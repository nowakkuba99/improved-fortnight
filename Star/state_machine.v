==> flow/design.v <==
module Star_State_Machine (
    input i_clk,
    input i_press,
    input i_pull,
    input [1:0] i_grill_pos,
    input [1:0] i_star_pos,
    output [3:0] o_output
);
reg [3:0] r_State;
reg [3:0] r_out;                 
localparam S1 = 4'b0001;         
localparam S2 = 4'b0010;         
localparam S3 = 4'b0011;         
localparam S4 = 4'b0100;         
localparam S5 = 4'b0101;         
localparam S6 = 4'b0110;         
localparam S7 = 4'b0111;         
localparam S8 = 4'b1000;         
localparam S9 = 4'b1001;         
localparam S10 = 4'b1010;        
localparam S11 = 4'b1011;        
localparam S12 = 4'b1100;        
localparam S13 = 4'b1101;        
localparam S14 = 4'b1110;        
assign o_output = r_out;
always @(posedge i_clk) 
begin
    case (r_State)
        S1: r_out<= 4'b0;
        S2: r_out<= 4'b0;
        S3: r_out<= 4'b1000;
        S4: r_out<= 4'b0100;
        S5: r_out<= 4'b0;
        S6: r_out<= 4'b0;
        S7: r_out<= 4'b0010;
        S8: r_out<= 4'b0001;
        S9: r_out<= 4'b0;
        S10: r_out<= 4'b0;
        S11: r_out<= 4'b0100;
        S12: r_out<= 4'b1000;
        S13: r_out<= 4'b0;
        S14: r_out<= 4'b0;
    endcase
    case (r_State)
    S1:
    begin
        if(i_grill_pos == 2'b0 && i_star_pos == 2'b0)
        begin
            r_State <= S2;                               
        end
        else
        if(i_grill_pos == 2'b10 && i_star_pos == 2'b0)
        begin
            r_State <= S5;                               
        end
        else
        if(i_grill_pos == 2'b01 && i_star_pos == 2'b0)
        begin
            r_State <= S6;                               
        end
        else
        if(i_grill_pos == 2'b01 && i_star_pos == 2'b10)
        begin
            r_State <= S9;                               
        end
        else
        if(i_grill_pos == 2'b01 && i_star_pos == 2'b01)
        begin
            r_State <= S10;                              
        end
        else
        if(i_grill_pos == 2'b10 && i_star_pos == 2'b01)
        begin
            r_State <= S13;                              
        end
        else
        if(i_grill_pos == 2'b0 && i_star_pos == 2'b01)
        begin
            r_State <= S14;                              
        end
    end
    S2:
    begin
        if(i_pull == 1'b1 && i_press == 1'b0 && i_grill_pos == 2'b0 && i_star_pos == 2'b0)
        begin
            r_State <= S3;                               
        end
    end
    S3:
    begin
        if(i_pull == 1'b0 && i_grill_pos != 2'b01 && i_star_pos == 2'b0)
        begin
            r_State <= S5;                               
        end
        else
        if(i_pull == 1'b1 && i_press == 1'b0 && i_grill_pos == 2'b01 && i_star_pos == 2'b0)
        begin
            r_State <= S6;                               
        end
    end
    S4:
    begin
        if(i_press == 1'b0 && i_grill_pos != 2'b0 && i_star_pos == 2'b0)
        begin
            r_State <= S5;                               
        end
        else
        if(i_pull == 1'b0 && i_press == 1'b1 && i_grill_pos == 2'b0 && i_star_pos == 2'b0)
        begin
            r_State <= S2;                               
        end
    end
    S5:
    begin
        if(i_pull == 1'b1 && i_press == 1'b0 && i_star_pos == 2'b0)
        begin
            r_State <= S3;                               
        end
        else
        if(i_pull == 1'b0 && i_press == 1'b1 && i_star_pos == 2'b0)
        begin
            r_State <= S4;                               
        end
    end
    S6:
    begin
        if(i_pull == 1'b0 && i_press == 1'b1 && i_grill_pos == 2'b01 && i_star_pos == 2'b0)
        begin
            r_State <= S4;                               
        end
        else
        if(i_pull == 1'b1 && i_press == 1'b0 && i_grill_pos == 2'b01 && i_star_pos == 2'b0)
        begin
            r_State <= S7;                               
        end
    end
    S7:
    begin
        if(i_pull == 1'b0 && i_grill_pos == 2'b01 && i_star_pos != 2'b01)
        begin
            r_State <= S9;                               
        end
        else
        if(i_pull == 1'b1 && i_press == 1'b0 && i_grill_pos == 2'b01 && i_star_pos == 2'b01)
        begin
            r_State <= S10;                              
        end
    end
    S8:
    begin
        if(i_pull == 1'b0 && i_press == 1'b1 && i_grill_pos == 2'b01 && i_star_pos == 2'b0)
        begin
            r_State <= S6;                               
        end
        else
        if(i_press == 1'b0 && i_grill_pos == 2'b01 && i_star_pos != 2'b0)
        begin
            r_State <= S9;                               
        end
    end
    S9:
    begin
        if(i_pull == 1'b0 && i_press == 1'b1 && i_grill_pos == 2'b01)
        begin
            r_State <= S8;                               
        end
        else
        if(i_pull == 1'b1 && i_press == 1'b0 && i_grill_pos == 2'b01)
        begin
            r_State <= S7;                               
        end
    end
    S10:
    begin
        if(i_pull == 1'b0 && i_press == 1'b1 && i_grill_pos == 2'b01 && i_star_pos == 2'b01)
        begin
            r_State <= S8;                               
        end
        else
        if(i_pull == 1'b1 && i_press == 1'b0 && i_grill_pos == 2'b01 && i_star_pos == 2'b01)
        begin
            r_State <= S11;                              
        end
    end
    S11:
    begin
        if(i_pull == 1'b0 && i_grill_pos != 2'b0 && i_star_pos == 2'b01)
        begin
            r_State <= S13;                              
        end
        else
        if(i_pull == 1'b1 && i_press == 1'b0 && i_grill_pos == 2'b0 && i_star_pos == 2'b01)
        begin
            r_State <= S14;                              
        end
    end
    S12:
    begin
        if(i_pull == 1'b0 && i_press == 1'b1 && i_grill_pos == 2'b01 && i_star_pos == 2'b01)
        begin
            r_State <= S10;                              
        end
        else
        if(i_press == 1'b0 && i_grill_pos != 2'b01 && i_star_pos == 2'b01)
        begin
            r_State <= S13;                              
        end
    end
    S13:
    begin
        if(i_pull == 1'b1 && i_press == 1'b0&& i_star_pos == 2'b01)
        begin
            r_State <= S11;                              
        end
        else
        if(i_pull == 1'b0 && i_press == 1'b1 && i_star_pos == 2'b01)
        begin
            r_State <= S12;                              
        end
    end
    S14:
    begin
        if(i_pull == 1'b0 && i_press == 1'b1 && i_grill_pos == 2'b0 && i_star_pos == 2'b01)
        begin
            r_State <= S12;
        end
    end  
    endcase
end
endmodule
Step by step through the tools: Star_State_Machine
Tool output for the design above, in the order of the flow.
Lines are those of the file above, counted from 1.
Cell names lack the library's common part.
{ "design": {"top": "Star_State_Machine", "clock_port": "i_clk", "cell_library": "sky130hd", "corner": "tt_025C_1v80"} }

After elaboration
Counts by Yosys on the flattened word-level netlist (proc, flatten, opt, wreduce; memories kept). Register bits leave out memories and registers merged into their read ports (data or address). Print and check cells are left out. Cells with the same type and inputs are merged into one.
{ "bits": {"output_inout_bits": 4, "in_bits": 7, "reg_bits": 8} }
{ "classes": {"muxes": 33, "equal": 34, "n_reduce_logical": 47, "bitwise": 2} }
{ "op_table": {"columns": ["op", "count"], "rows": [
  ["2-to-1 mux 4 bit", 31],
  ["case mux 4 bit (select 14 bit)", 1],
  ["logical AND 1 bit", 37],
  ["!= test 3 bit (second input constant)", 11],
  ["== test 4 bit (second input constant)", 7],
  ["case mux 4 bit (select 5 bit)", 1],
  ["== test 4 x 3 -> 1 bit (second input constant)", 4],
  ["AND reduction 15 bit", 1],
  ["nonzero test 14 bit", 1],
  ["== test 4 x 2 -> 1 bit (second input constant)", 2],
  ["!= test 8 bit (second input constant)", 1],
  ["OR reduction 8 bit", 1],
  ["nonzero test 5 bit", 1],
  ["== test 2 x 1 -> 1 bit (second input constant)", 2],
  ["!= test 2 x 1 -> 1 bit (second input constant)", 2],
  ["== test 2 bit (second input constant)", 2],
  ["!= test 2 bit (second input constant)", 2],
  ["logical NOT 2 bit", 2],
  ["nonzero test 2 bit", 2],
  ["OR reduction 2 bit", 2],
  ["== test 4 x 1 -> 1 bit (second input constant)", 1],
  ["NOT 1 bit", 2]
]} }

Depth
Yosys ltp: most cells in a row. Word level: on the elaborated netlist, between registers, memories and ports. Mapped: between sequential cells and ports; inverters and the memories' decode and read muxes count.
{ "logic_depth": {"depth_word": 10, "ABC_AREA": 0, "ltp_mapped": 5} }

Mapped cells and area
The flow's flattened synthesis, as Yosys stat reports it; memories are mapped. The netlist is that of the ABC_AREA named above (0 if unset); the other value can give another one.
{ "mapped": {"mapped_area_um2": 957.2, "seqArea_um2": 380.4, "n_buf": 7, "ffs": 17, "stdcells": 103} }
{ "by_type": {"columns": ["type", "count"], "rows": [
  ["dfxtp_1", 13],
  ["edfxtp_1", 4],
  ["o31ai_1", 8],
  ["a21oi_1", 8],
  ["and2b_1", 4],
  ["o21ai_1", 6],
  ["nand2b_1", 4],
  ["a22oi_1", 3],
  ["buf_6", 2],
  ["o211ai_1", 3],
  ["nor2_1", 5],
  ["a2bb2oi_1", 2],
  ["o311ai_1", 2],
  ["o31a_1", 2],
  ["buf_4", 2],
  ["inv_1", 4],
  ["a211oi_2", 1],
  ["nor4_1", 2]
]} }
Other cell types: 23; their cells: 28.

Worst setup path after synthesis
OpenSTA on the mapped netlist: ideal clock, no wires. The path of least setup slack (recovery checks aside). Input and output delay are each 20% of the period. Register names are those of the netlist, which keeps one name where synthesis merged equal registers.
{ "synth_timing": {"kind": "reg-to-reg", "start": "reg r_State", "end": "reg r_out[0]", "path_stages": 4, "arrival_ns": 0.857, "delay_ns": 1.125, "clock_period_ns": 1.04, "path_slack_ns": -0.085, "setup_ns": 0.268, "n_path_buf": 0, "period_less_setup_slack_ns": 1.125} }
"delay_ns" is the arrival time less input delay plus setup time.
"path_stages" counts driving pins, that of a launching flip-flop among them; a cell with two outputs on the path counts twice.
"period_less_setup_slack_ns" = period - worst setup slack (recovery checks aside). The figure is calculated, with input and output delays left at 20% of the set period.
Where an end lacks its bit number, it is one bit of the signal, or one of the new flip-flops if synthesis recoded a state register.
The rows between start and end are the longest chain of elaborated cells between them; the timing report does not say that the signal goes this way. Where chains are equally long, one stands for them.
A line is the first line of the expression or statement that the cell stems from. Yosys adds cells for indexed reads and writes and turns some case tables into memories.
A register here has more assigning lines than the two given.
Only ways into the end's enable, where the timed path ends, are counted here.
{ "synth_via": {"cell_sequence": "dfxtp_1 nor4_1 and4_1 nand2b_1", "elab_chain_cells": 3, "cone_cells": 18, "cone_classes": "eq/ne (14); reduce/logical (4)"} }
{ "synth_rtl": {"columns": ["element", "line", "source"], "rows": [
  ["from (decl)", 9, "reg [3:0] r_State;"],
  ["from (assign)", 49, "r_State <= S2;"],
  ["from (assign)", 54, "r_State <= S5;"],
  ["== test 4 bit", 28, "case (r_State)"],
  ["OR reduction 2 bit", null, null],
  ["nonzero test 5 bit", null, null],
  ["to (assign)", 29, "S1: r_out<= 4'b0;"],
  ["to (assign)", 30, "S2: r_out<= 4'b0;"],
  ["to (decl)", 10, "reg [3:0] r_out;"]
]} }

Timing after layout
Path of least setup slack in the final report of record 1 (OpenROAD, finished layout, wires in). Where an end is a register, its clock arrival counts in the times.
{ "layout_timing": {"kind": "reg-to-reg", "start": "reg r_State", "end": "reg r_out[1]", "setup_ns": 0.11, "arrival_ns": 1.45, "n_path_buf": 2, "path_slack_ns": -0.22, "path_stages": 5, "clock_period_ns": 1.01} }
Where an end lacks its bit number, it is one bit of the signal, or one of the new flip-flops if synthesis recoded a state register.
The rows between start and end are the longest chain of elaborated cells between them; the timing report does not say that the signal goes this way. Where chains are equally long, one stands for them.
A register here has more assigning lines than the two given.
The path ends at the data pin of a flip-flop with enable; ways to the enable are not counted.
{ "layout_via": {"cell_sequence": "dfxtp_2 nor4_2 and4_4 buf_4 buf_6", "elab_chain_cells": 3, "cone_cells": 18, "cone_classes": "eq/ne (14); mux (1); reduce/logical (3)"} }
{ "layout_rtl": {"columns": ["element", "line", "source"], "rows": [
  ["from (decl)", 9, "reg [3:0] r_State;"],
  ["from (assign)", 49, "r_State <= S2;"],
  ["from (assign)", 54, "r_State <= S5;"],
  ["== test 4 bit", 28, "case (r_State)"],
  ["OR reduction 8 bit", null, null],
  ["case mux 4 bit (select 5 bit)", 28, null],
  ["to (assign)", 29, "S1: r_out<= 4'b0;"],
  ["to (assign)", 30, "S2: r_out<= 4'b0;"],
  ["to (decl)", 10, "reg [3:0] r_out;"]
]} }

Star_State_Machine through Yosys and OpenROAD on sky130hd: 2 stored runs, unordered, with their settings and measured results. The constraints put input and output delay at 20% of the set period each and load the outputs with 0.01 pF.
"achieved clock period (ns)" means the clock period less the worst setup slack. The figure is calculated, with input and output delays left at 20% of the set period.
"worst setup path time (ns)" = time allowed to the worst setup path (clock period - input delay - output delay, where it has them) - its slack; a late launch clock adds to it, a late capture clock takes from it.
"finish__power__total" rests on the timing tool's default activity at the inputs, not on a simulated workload.

settings of record 1
{
  "period_ns": 1.01,
  "CORE_UTILIZATION": 50,
  "SETUP_SLACK_MARGIN": 0.2,
  "CORE_ASPECT_RATIO": 1.92,
  "CAP_MARGIN": 30,
  "CORE_MARGIN": 2,
  "SLEW_MARGIN": 20
}
report of record 1
yosys chip area after synthesis (um^2): 957.2
finish__design__die__area: 2299.0
finish__design__instance__area__stdcell: 1714.1
finish__design__instance__utilization: 0.9294
finish__timing__setup__ws: -0.221
finish__timing__setup__tns: -1.564
finish__timing__hold__ws: 0.251
finish__power__total: 2.825e-03
achieved clock period (ns): 1.231
worst setup path time (ns): 1.23
worst setup path kind: reg-to-reg

settings of record 2
{
  "period_ns": 1.44,
  "CAP_MARGIN": 20,
  "CORE_MARGIN": 2,
  "CORE_UTILIZATION": 40,
  "SLEW_MARGIN": 20
}
report of record 2
yosys chip area after synthesis (um^2): 957.2
finish__design__die__area: 2800.0
finish__design__instance__area__stdcell: 1228.7
finish__design__instance__utilization: 0.5501
finish__timing__setup__ws: 0.066
finish__timing__setup__tns: 0.000
finish__timing__hold__ws: 0.489
finish__power__total: 1.383e-03
achieved clock period (ns): 1.374
worst setup path time (ns): 1.09
worst setup path kind: input-to-reg
