==> flow/design.v <==
module stepper_driver (
    input i_clk,
    input [3:0] i_control,
    output [3:0] o_Motor,
    output [1:0] o_pos,
);
localparam Ts = 1;
parameter  p_count_limit = 100;
localparam S1 = 3'b001;
localparam S2 = 3'b010;
localparam S3 = 3'b011;
localparam S4 = 3'b100;
reg [7:0] r_counter =0;
reg [3:0] r_State = S1;
reg [3:0] r_out;
reg [1:0] r_pos;
reg r_dir;
reg r_en;
assign o_Motor = r_out;
assign o_pos = r_pos;
always @(posedge i_clk) 
begin
    if(r_counter == 0)
    begin
        r_pos <= 2'b00;
    end
    else
    if(r_counter == p_count_limit)
    begin
        r_pos <= 2'b01;
    end
    else
    begin
        r_pos <= 2'b10;
    end
    if(i_control[2] == 1'b1 && i_control[3] == 1'b0 )
    begin
        r_dir <=1'b1;          
		if(r_counter < p_count_limit-1)
		begin
        r_en <= 1'b1;
		end
		else
		begin
		r_en <= 1'b0;
		end
    end
    else
    if (i_control[2] == 1'b0 && i_control[3] == 1'b1) 
    begin
        r_dir <=1'b0;          
        if(r_counter > 1)
		begin
        r_en <= 1'b1;
		end
		else
		begin
		r_en <= 1'b0;
		end
    end
	else
	begin
	r_en <=0;
	end
    case (r_State)
        S1: r_out <= 4'b1100;
        S2: r_out <= 4'b0110;
        S3: r_out <= 4'b0011;
        S4: r_out <= 4'b1001;
    endcase
    case (r_State)
        S1:
        begin
            if(r_dir == 1'b1 && r_en == 1'b1)
            begin
                r_State <=S2;
                r_counter <= r_counter +1;
            end
            else
            if(r_dir == 1'b0 && r_en == 1'b1)
            begin
                r_State <=S4;
                r_counter <= r_counter -1;
            end
        end
        S2:
        begin
            if(r_dir == 1'b1 && r_en == 1'b1)
            begin
                r_State <=S3;
                r_counter <= r_counter +1;
            end
            else
            if(r_dir == 1'b0 && r_en == 1'b1)
            begin
                r_State <=S1;
                r_counter <= r_counter -1;
            end
        end
        S3:
        begin
            if(r_dir == 1'b1 && r_en == 1'b1)
            begin
                r_State <=S4;
                r_counter <= r_counter +1;
            end
            else
            if(r_dir == 1'b0 && r_en == 1'b1)
            begin
                r_State <=S2;
                r_counter <= r_counter -1;
            end
        end
        S4:
        begin
            if(r_dir == 1'b1 && r_en == 1'b1)
            begin
                r_State <=S1;
                r_counter <= r_counter +1;
            end
            else
            if(r_dir == 1'b0 && r_en == 1'b1)
            begin
                r_State =S3;
                r_counter <= r_counter -1;
            end
        end    
    endcase
end
endmodule
## Tool chain data of stepper_driver

The steps from the RTL of stepper_driver to its reports follow in flow order.
Lines are those of the file above, counted from 1.
Library cell names are shortened.
A cell with -- has no value.

| inputs | value |
|---|---|
| top | stepper_driver |
| clock | i_clk |
| standard-cell library | sky130hd |
| corner | tt_025C_1v80 |

## Word level

Source: Yosys, flattened and elaborated, memories not mapped. Widths are those after wreduce. Registers that Yosys merges into a memory's read port (data or address) are not register bits. Print and check cells do not count.

| bit counts | value |
|---|---|
| input port bits | 5 |
| register bits after elaboration | 20 |
| cells after elaboration | 50 |
| output and inout bits | 6 |

| cells by class | value |
|---|---|
| reductions and logical operators | 9 |
| magnitude comparators | 2 |
| bitwise gates (word level) | 3 |
| add/subtract/negate cells | 2 |
| equality and inequality tests | 10 |
| muxes and demuxes | 18 |

Operator list:

| operator | number |
|---|---|
| parallel mux 4 bit (select 4 bit) | 2 |
| two-way mux 4 bit | 8 |
| two-way mux 8 bit | 3 |
| != test 3 bit with constant B | 4 |
| equality test 4 x 2 -> 1 bit with constant B | 2 |
| adder 8 x 1 -> 8 bit with constant B | 1 |
| subtractor 8 x 1 -> 8 bit with constant B | 1 |
| > comparator 8 x 1 -> 1 bit with constant B | 1 |
| < comparator 8 x 7 -> 1 bit with constant B | 1 |
| equality test 8 x 7 -> 1 bit with constant B | 1 |
| logical NOT 8 bit | 1 |
| AND reduction 5 bit | 1 |
| logical AND 1 bit | 4 |
| equality test 4 x 1 -> 1 bit with constant B | 1 |
| equality test 4 x 3 -> 1 bit with constant B | 1 |
| nonzero test 4 bit | 1 |
| OR reduction 4 bit | 1 |
| two-way mux 1 bit | 4 |
| NOT 1 bit | 3 |
| != test 3 x 1 -> 1 bit with constant B | 1 |
| AND reduction 2 bit | 1 |
| two-way mux 2 bit | 1 |

## Longest topological paths

Longest topological path by Yosys (ltp), each cell counted once; first at word level (registers and memories cut), then after technology mapping (sequential cells cut; the memories' decode and read muxes count).

| depth | value |
|---|---|
| depth in word-level cells | 5 |
| ABC_AREA | 1 |
| mapped depth | 8 |
| gate-level depth less buffers | 8 |

## After synthesis

The flow's flattened synthesis, as Yosys stat reports it; memories are mapped. The netlist is that of the ABC_AREA named above (0 if unset); the other value can give another one.
Totals and module areas in this step are rounded.

Cells by type:

| cell | number |
|---|---|
| edfxtp_1 | 15 |
| nand2_1 | 30 |
| dfxtp_1 | 4 |
| inv_1 | 17 |
| nor2_1 | 16 |
| ha_1 | 4 |
| xor2_1 | 5 |
| nand2_2 | 4 |
| o21ai_2 | 2 |
| nand3b_1 | 2 |
| o21ai_1 | 3 |
| nor2_2 | 2 |
| nor4_2 | 1 |
| buf_6 | 1 |
| nand2_4 | 1 |
| nor2_4 | 1 |
| nand3_1 | 2 |
| nor3_1 | 2 |

Not listed: further types 8, cells in them 10.

| synthesis totals | value |
|---|---|
| flip-flop cells | 19 |
| chip area (Yosys) | 1070 µm² |
| mapped cells | 122 |
| buffers | 2 |

## Path before layout

Source: OpenSTA report_checks on the synthesized netlist (no wires, ideal clock, input and output delay 20% of the period each), path of least setup slack; recovery checks are left aside. Register names are those of the netlist, which keeps one name where synthesis merged equal registers.

| timing path after synthesis | value |
|---|---|
| kind | reg-to-reg |
| start point | register r_State[1] |
| end point | register r_counter[0] |
| path slack | 0.203 ns |
| required time | 1.429 ns |
| delay of the path | 1.598 ns |
| period | 1.8 ns |
| driving pins on the path | 8 |
| buffers on the path | 0 |
| arrival time | 1.227 ns |
| launch time at the first pin | 0.000 ns |
| period reached after synthesis | 1.597 ns |

"delay of the path" = arrival - input delay + setup time.
"driving pins on the path" counts driving pins, that of a launching flip-flop among them; a cell with two outputs on the path counts twice.
"period reached after synthesis" is the clock period less the worst setup slack; recovery checks do not enter. This is arithmetic on one report: input and output delays are still those of the set period (20% each).
Between the ends stands the longest chain of elaborated cells between them, by number of cells; it is not shown to be the way that was timed. Of several equally long chains one is given.
A line is the first line of the expression or statement that the cell stems from. Yosys adds cells for indexed reads and writes and turns some case tables into memories.
A register here has more assigning lines than the two given.
Only ways into the end's enable, where the timed path ends, are counted here.

| between the ends, after synthesis | value |
|---|---|
| cell sequence | edfxtp_1 -> inv_1 -> nand3_1 -> nand2_4 -> inv_2 -> nand2_2 -> nor2_2 -> nor2_1 |
| cells in the longest elaborated chain | 4 |
| elaborated cells between the ends (all ways) | 8 |
| those cells by class | eq/ne: 5; reduce/logical: 3 |

RTL lines, path after synthesis:

| what | RTL line | RTL |
|---|---|---|
| start: declaration | 14 | `reg [3:0] r_State = S1;` |
| start: assignment | 76 | `r_State <=S2;` |
| start: assignment | 82 | `r_State <=S4;` |
| equality test 4 x 3 -> 1 bit | 71 | `case (r_State)` |
| OR reduction 4 bit | -- |  |
| != test 3 x 1 -> 1 bit | -- |  |
| AND reduction 2 bit | -- |  |
| end: assignment | 77 | `r_counter <= r_counter +1;` |
| end: assignment | 83 | `r_counter <= r_counter -1;` |
| end: declaration | 13 | `reg [7:0] r_counter =0;` |

## Path in the finished layout

From the final timing report of stored run 1: the path of least setup slack in the routed layout; clock arrival at registers is part of the times.

| timing path after layout | value |
|---|---|
| kind | reg-to-output |
| start point | register r_out[3] |
| end point | output o_Motor[3] |
| driving pins on the path | 2 |
| external output delay | 0.45 ns |
| arrival time | 1.18 ns |
| required time | 1.79 ns |
| launch time at the first pin | 0.30 ns |
| buffers on the path | 1 |
| path slack | 0.61 ns |
| period | 2.24 ns |

A register here has more assigning lines than the two given.

| between the ends, after layout | value |
|---|---|
| cell sequence | edfxtp_1 -> clkdlybuf4s50_1 |
| cells in the longest elaborated chain | 0 |
| elaborated cells between the ends (all ways) | 0 |
| source lines of those cells | 0 |

RTL lines, path after layout:

| what | RTL line | RTL |
|---|---|---|
| start: declaration | 15 | `reg [3:0] r_out;` |
| start: assignment | 66 | `S1: r_out <= 4'b1100;` |
| start: assignment | 67 | `S2: r_out <= 4'b0110;` |
| end: declaration | 4 | `output [3:0] o_Motor,` |

Wiki page: stepper_driver / flow data

Measured data: module stepper_driver, platform sky130hd, 2 stored runs of the flow under differing settings, order arbitrary. Input and output delays are each 20% of the period that was set; the output load is 0.01 pF.
"reached clock period" = clock period - worst setup slack. The figure is calculated, with input and output delays left at 20% of the set period.
"critical path time" is the time allowed to the run's worst setup path (the clock period less input and output delay, where it has them) less its slack. Clock arrival times count: a late capture clock shortens it, a late launch clock lengthens it.
"total power of the final layout" rests on the timing tool's default activity at the inputs, not on a simulated workload.
Values from the reports are rounded here.
Settings: - = not set for that run.

| setting or result | stored run 1 | stored run 2 |
|---|---|---|
| period_ns | 2.24 | 1.88 |
| CORE_UTILIZATION | 53 | 26 |
| PLACE_DENSITY_LB_ADDON | 0.27 | - |
| HOLD_SLACK_MARGIN | -0.0 | - |
| CORE_ASPECT_RATIO | 0.69 | - |
| CORE_MARGIN | 3 | 2 |
| ABC_AREA | 1 | - |
| CAP_MARGIN | 10 | 20 |
| MAX_ROUTING_LAYER | met4 | met4 |
| SLEW_MARGIN | 20 | 20 |
| SETUP_SLACK_MARGIN | - | 0.11 |
| PLACE_DENSITY | - | 0.52 |
| CELL_PAD_IN_SITES_GLOBAL_PLACEMENT | - | 2 |
| CELL_PAD_IN_SITES_DETAIL_PLACEMENT | - | 1 |
| CTS_CLUSTER_SIZE | - | 62 |
| CTS_CLUSTER_DIAMETER | - | 305 |
| synthesis area (µm²) | 1070 | 979.7 |
| die area (µm²) | 2603 | 4275 |
| standard-cell area of the final layout (µm²) | 1192 | 1172 |
| final design utilization | 0.679 | 0.323 |
| setup slack of the worst path (ns) | 0.608 | 0.274 |
| total negative slack on setup checks (ns) | 0.000 | 0.000 |
| total power of the final layout (uW) | 670 | 910.5 |
| reached clock period (ns) | 1.632 | 1.606 |
| critical path time (ns) | 1.18 | 1.61 |
| worst setup path kind | reg-to-output | reg-to-reg |
