==> flow/design.v <==
module key_pad (
    input i_clk,
    output [2:0] o_col,
    input [3:0] i_row,
    output [3:0] o_digit
);
reg [3:0] r_out = 4'b1111;
reg [3:0] r_col;
reg [17:0] r_count;
assign o_digit = r_out;
assign o_col = r_col;
always @(posedge i_clk)
begin
			if (r_count == 18'b1100001101010000) begin
				r_col <= 3'b011;
				r_count <= r_count + 1'b1;
			end
			else if(r_count == 18'b1100001101011010) begin
				if (i_row == 4'b0111) begin
					r_out <= 4'b0001;		 
				end
				else if(i_row == 4'b1011) begin
					r_out <= 4'b0100; 		 
				end
				else if(i_row == 4'b1101) begin
					r_out <= 4'b0111; 		 
				end
				else if(i_row == 4'b1110) begin
					r_out <= 4'b1010; 		 
				end
				r_count <= r_count + 1'b1;
			end
			else if(r_count == 18'b11000011010100000) begin
				r_col<= 3'b101;
				r_count <= r_count + 1'b1;
			end
			else if(r_count == 18'b11000011010101010) begin
				if (i_row == 4'b0111) begin
					r_out <= 4'b0010; 		 
				end
				else if(i_row == 4'b1011) begin
					r_out <= 4'b0101; 		 
				end
				else if(i_row == 4'b1101) begin
					r_out <= 4'b1000; 		 
				end
				else if(i_row == 4'b1110) begin
					r_out <= 4'b0000; 		 
				end
				r_count <= r_count + 1'b1;
			end
			else if(r_count == 18'b100100100111110000) begin
				r_col<= 3'b110;
				r_count <= r_count + 1'b1;
			end
			else if(r_count == 18'b100100100111111010) begin
				if(i_row == 4'b0111) begin
					r_out <= 4'b0011; 		 
				end
				else if(i_row == 4'b1011) begin
					r_out <= 4'b0110; 		 
				end
				else if(i_row == 4'b1101) begin
					r_out <= 4'b1001; 		 
				end
				else if(i_row == 4'b1110) begin
					r_out <= 4'b1011; 		 
				end
				r_count <= 18'b000000000000000000;
				r_out <= 4'b1111;
			end
			else begin
				r_count <= r_count + 1'b1;
			end
end 
endmodule
From RTL to reports: key_pad
The steps from the RTL of key_pad to its reports follow in flow order. Lines are those of the file above, counted from 1. Operators: Yosys type, input widths -> output width; for muxes data width and select width s. Not given: --

Top: key_pad. Clock input: i_clk. Library: sky130hd. Timing corner: tt_025C_1v80.

Elaborated design
Counts by Yosys on the flattened word-level netlist (proc, flatten, opt, wreduce; memories kept). Register bits leave out memories and registers merged into their read ports (data or address). Print and check cells are left out. Cells with the same type and inputs are merged into one.

The entry for flip-flop bits (word level) reads 25. Input port bits: 5. The entry for output and inout port bits reads 7. For cells after elaboration the number is 47.

For $add $sub $neg the number is 1. For equality and inequality tests the number is 15. Muxes and demuxes: 22. For bitwise gates (word level) the number is 2. For reduce/logical cells the number is 4.

Operators by type and width (count): $mux 18 (6); $mux 4 (13); $eq 18x16->1 const B (2); $eq 18x17->1 const B (2); $eq 18x18->1 const B (2); $add 18x1->18 const B (1); $eq 4x4->1 const B (3); $ne 5x1->1 const B (2); $mux 3 (3); $reduce_and 6->1 (1); $ne 2x2->1 const B (2); $eq 4x3->1 const B (1); $ne 3x3->1 const B (1); $reduce_and 3->1 (1); $reduce_bool 3->1 (1); $not 1->1 (2); $reduce_bool 2->1 (1).

Longest topological paths
Yosys ltp: most cells in a row. Word level: on the elaborated netlist, between registers, memories and ports. Mapped: between sequential cells and ports; inverters and the memories' decode and read muxes count.

The figure for depth in word-level cells is 8. ABC_AREA: 0. Under mapped depth stands 7. The entry for depth with buffers taken out reads 7.

Mapped cells and area
Source: synth_stat.txt of the flow (Yosys; design flattened, memories mapped). It holds for the ABC_AREA given above (unset counts as 0); a run with the other value may have another netlist. The area totals of this step are shown rounded.

For mapped cells the number is 136. The figure for synthesis area is 0.001267 mm². Under flip-flops stands 25. Under buffers stands 2.

Cells by type: sky130_fd_sc_hd__dfxtp_1 (count 21, total area 420.403 µm²); sky130_fd_sc_hd__edfxtp_1 (count 4, total area 120.115 µm²); sky130_fd_sc_hd__xnor2_1 (count 10, total area 87.584 µm²); sky130_fd_sc_hd__nor2_1 (count 22, total area 82.579 µm²); sky130_fd_sc_hd__xor2_1 (count 6, total area 52.55 µm²); sky130_fd_sc_hd__nand2_1 (count 11, total area 41.29 µm²); sky130_fd_sc_hd__ha_1 (count 3, total area 37.536 µm²); sky130_fd_sc_hd__nand4b_1 (count 4, total area 35.034 µm²); sky130_fd_sc_hd__nand4_1 (count 5, total area 31.28 µm²); sky130_fd_sc_hd__o21ai_0 (count 6, total area 30.029 µm²); sky130_fd_sc_hd__or4b_4 (count 2, total area 27.526 µm²); sky130_fd_sc_hd__nand3_1 (count 5, total area 25.024 µm²); sky130_fd_sc_hd__nor4_1 (count 4, total area 25.024 µm²); sky130_fd_sc_hd__nor4_4 (count 1, total area 21.27 µm²); sky130_fd_sc_hd__o21bai_4 (count 1, total area 18.768 µm²); sky130_fd_sc_hd__a21oi_1 (count 3, total area 15.014 µm²); sky130_fd_sc_hd__inv_1 (count 4, total area 15.014 µm²); sky130_fd_sc_hd__nor3b_1 (count 2, total area 15.014 µm²).

Not listed: further types 20, cells in them 22.

Worst setup path after synthesis
Source: OpenSTA report_checks on the synthesized netlist (no wires, ideal clock, input and output delay 20% of the period each), path of least setup slack; recovery checks are left aside. Register names are those of the netlist, which keeps one name where synthesis merged equal registers.

Path type: flip-flop to flip-flop. Start: register r_count[6]. End: register r_out[0]. The figure for clock period is 1.99 ns. The entry for time at the first pin reads 0.000 ns. Arrival time: 1.677 ns. Under required time stands 1.647 ns. The figure for slack is -0.030 ns. The entry for path delay reads 2.020 ns. Stages: 6. Under synthesis period reached stands 2.02 ns.

"path delay" = arrival - input delay + setup time. "stages": output pins that drive a net of the path, with the launching flip-flop's if there is one; two outputs of one cell count as two. "synthesis period reached" = period - worst setup slack (recovery checks aside). The figure is calculated, with input and output delays left at 20% of the set period. The rows between start and end are the longest chain of elaborated cells between them; the timing report does not say that the signal goes this way. Where chains are equally long, one stands for them. A line is the first line of the expression or statement that the cell stems from. Yosys adds cells for indexed reads and writes and turns some case tables into memories. A register here has more assigning lines than the two given. The path ends at the enable pin of a flip-flop; only ways to that pin are counted.

Cell sequence: sky130_fd_sc_hd__dfxtp_1 > sky130_fd_sc_hd__or4b_4 > sky130_fd_sc_hd__nor4_4 > sky130_fd_sc_hd__and2_4 > sky130_fd_sc_hd__nor2_1 > sky130_fd_sc_hd__o22ai_1. The figure for length of the longest elaborated chain is 3. Elaborated cells on any way between the ends: 13. The entry for RTL lines with such cells reads 6. Those cells by class: 10 x eq/ne; 1 x logic; 2 x reduce/logical.

RTL lines, path after synthesis: from (decl) (RTL line 9) `reg [17:0] r_count;`; from (assign) (RTL line 16) `r_count <= r_count + 1'b1;`; from (assign) (RTL line 31) `r_count <= r_count + 1'b1;`; $eq 18x16->1 (RTL line 14) `if (r_count == 18'b1100001101010000) begin`; $not 1->1; $reduce_and 6->1; to (assign) (RTL line 20) `r_out <= 4'b0001;`; to (assign) (RTL line 23) `r_out <= 4'b0100;`; to (decl) (RTL line 7) `reg [3:0] r_out = 4'b1111;`.

Worst path after layout
Path of least setup slack in the final report of flow run B (OpenROAD, finished layout, wires in). Where an end is a register, its clock arrival counts in the times.

Path type: flip-flop to flip-flop. Start: register r_count[4]. End: register r_out[0]. The figure for clock period is 1.63 ns. The entry for time at the first pin reads 0.31 ns. Arrival time: 1.84 ns. Under required time stands 1.66 ns. The figure for slack is -0.18 ns. Stages: 6.

The rows between start and end are the longest chain of elaborated cells between them; the timing report does not say that the signal goes this way. Where chains are equally long, one stands for them. A register here has more assigning lines than the two given. The path ends at the enable pin of a flip-flop; only ways to that pin are counted.

Cell sequence: sky130_fd_sc_hd__dfxtp_2 > sky130_fd_sc_hd__or4b_4 > sky130_fd_sc_hd__nor4_4 > sky130_fd_sc_hd__and2_4 > sky130_fd_sc_hd__nor2_2 > sky130_fd_sc_hd__o22ai_4. The figure for length of the longest elaborated chain is 3. Elaborated cells on any way between the ends: 13. The entry for RTL lines with such cells reads 6. Those cells by class: 10 x eq/ne; 1 x logic; 2 x reduce/logical.

RTL lines, path post-layout: from (decl) (RTL line 9) `reg [17:0] r_count;`; from (assign) (RTL line 16) `r_count <= r_count + 1'b1;`; from (assign) (RTL line 31) `r_count <= r_count + 1'b1;`; $eq 18x16->1 (RTL line 14) `if (r_count == 18'b1100001101010000) begin`; $not 1->1; $reduce_and 6->1; to (assign) (RTL line 20) `r_out <= 4'b0001;`; to (assign) (RTL line 23) `r_out <= 4'b0100;`; to (decl) (RTL line 7) `reg [3:0] r_out = 4'b1111;`.

Lab notebook: key_pad

2 stored runs of key_pad in the flow (synthesis by Yosys, layout by OpenROAD, sky130hd cells), in arbitrary order. Constraints: input delay and output delay 20% of the set period each, output load 0.01 pF. "clock period achieved" is the run's clock period less its worst setup slack. It is reckoned from that one timing run; input and output delays stay at 20% of the period that was set. "allowed time less slack (worst setup path)" = time allowed to the worst setup path (clock period - input delay - output delay, where it has them) - its slack; a late launch clock adds to it, a late capture clock takes from it. "overall power": no workload was simulated; the value follows from the tool's default switching activity. Results are given in rounded form.

Flow run A has these settings: period_ns 2.47; CORE_UTILIZATION 62; SETUP_SLACK_MARGIN 0.66; PLACE_DENSITY 0.56; CELL_PAD_IN_SITES_GLOBAL_PLACEMENT 3; CELL_PAD_IN_SITES_DETAIL_PLACEMENT 1; TNS_END_PERCENT 25; GPL_TIMING_DRIVEN 1; CTS_CLUSTER_DIAMETER 159; CAP_MARGIN 25; CORE_MARGIN 2; SLEW_MARGIN 20. Outcome: not finished: placement ended with error GPL-0301.

Flow run B has these settings: period_ns 1.63; CORE_UTILIZATION 46; SETUP_SLACK_MARGIN -0.15; CORE_MARGIN 7; CELL_PAD_IN_SITES_GLOBAL_PLACEMENT 0; CTS_CLUSTER_SIZE 10; CAP_MARGIN 20; MIN_ROUTING_LAYER met1; SLEW_MARGIN 20. The post-synthesis cell area is 0.001267 mm². The measured area of the die is 0.004421 mm². The standard-cell area after layout is 0.001866 mm². The final utilization reads 73.3 %. The lowest setup slack reads -0.183 ns. The total negative slack stands at -2.633 ns. The smallest hold slack reads 0.507 ns. The overall power reads 0.0009663 W. The clock period achieved reads 1.813 ns. The measured allowed time less slack (worst setup path) is 1.81 ns. Type of the worst setup path: flip-flop to flip-flop.
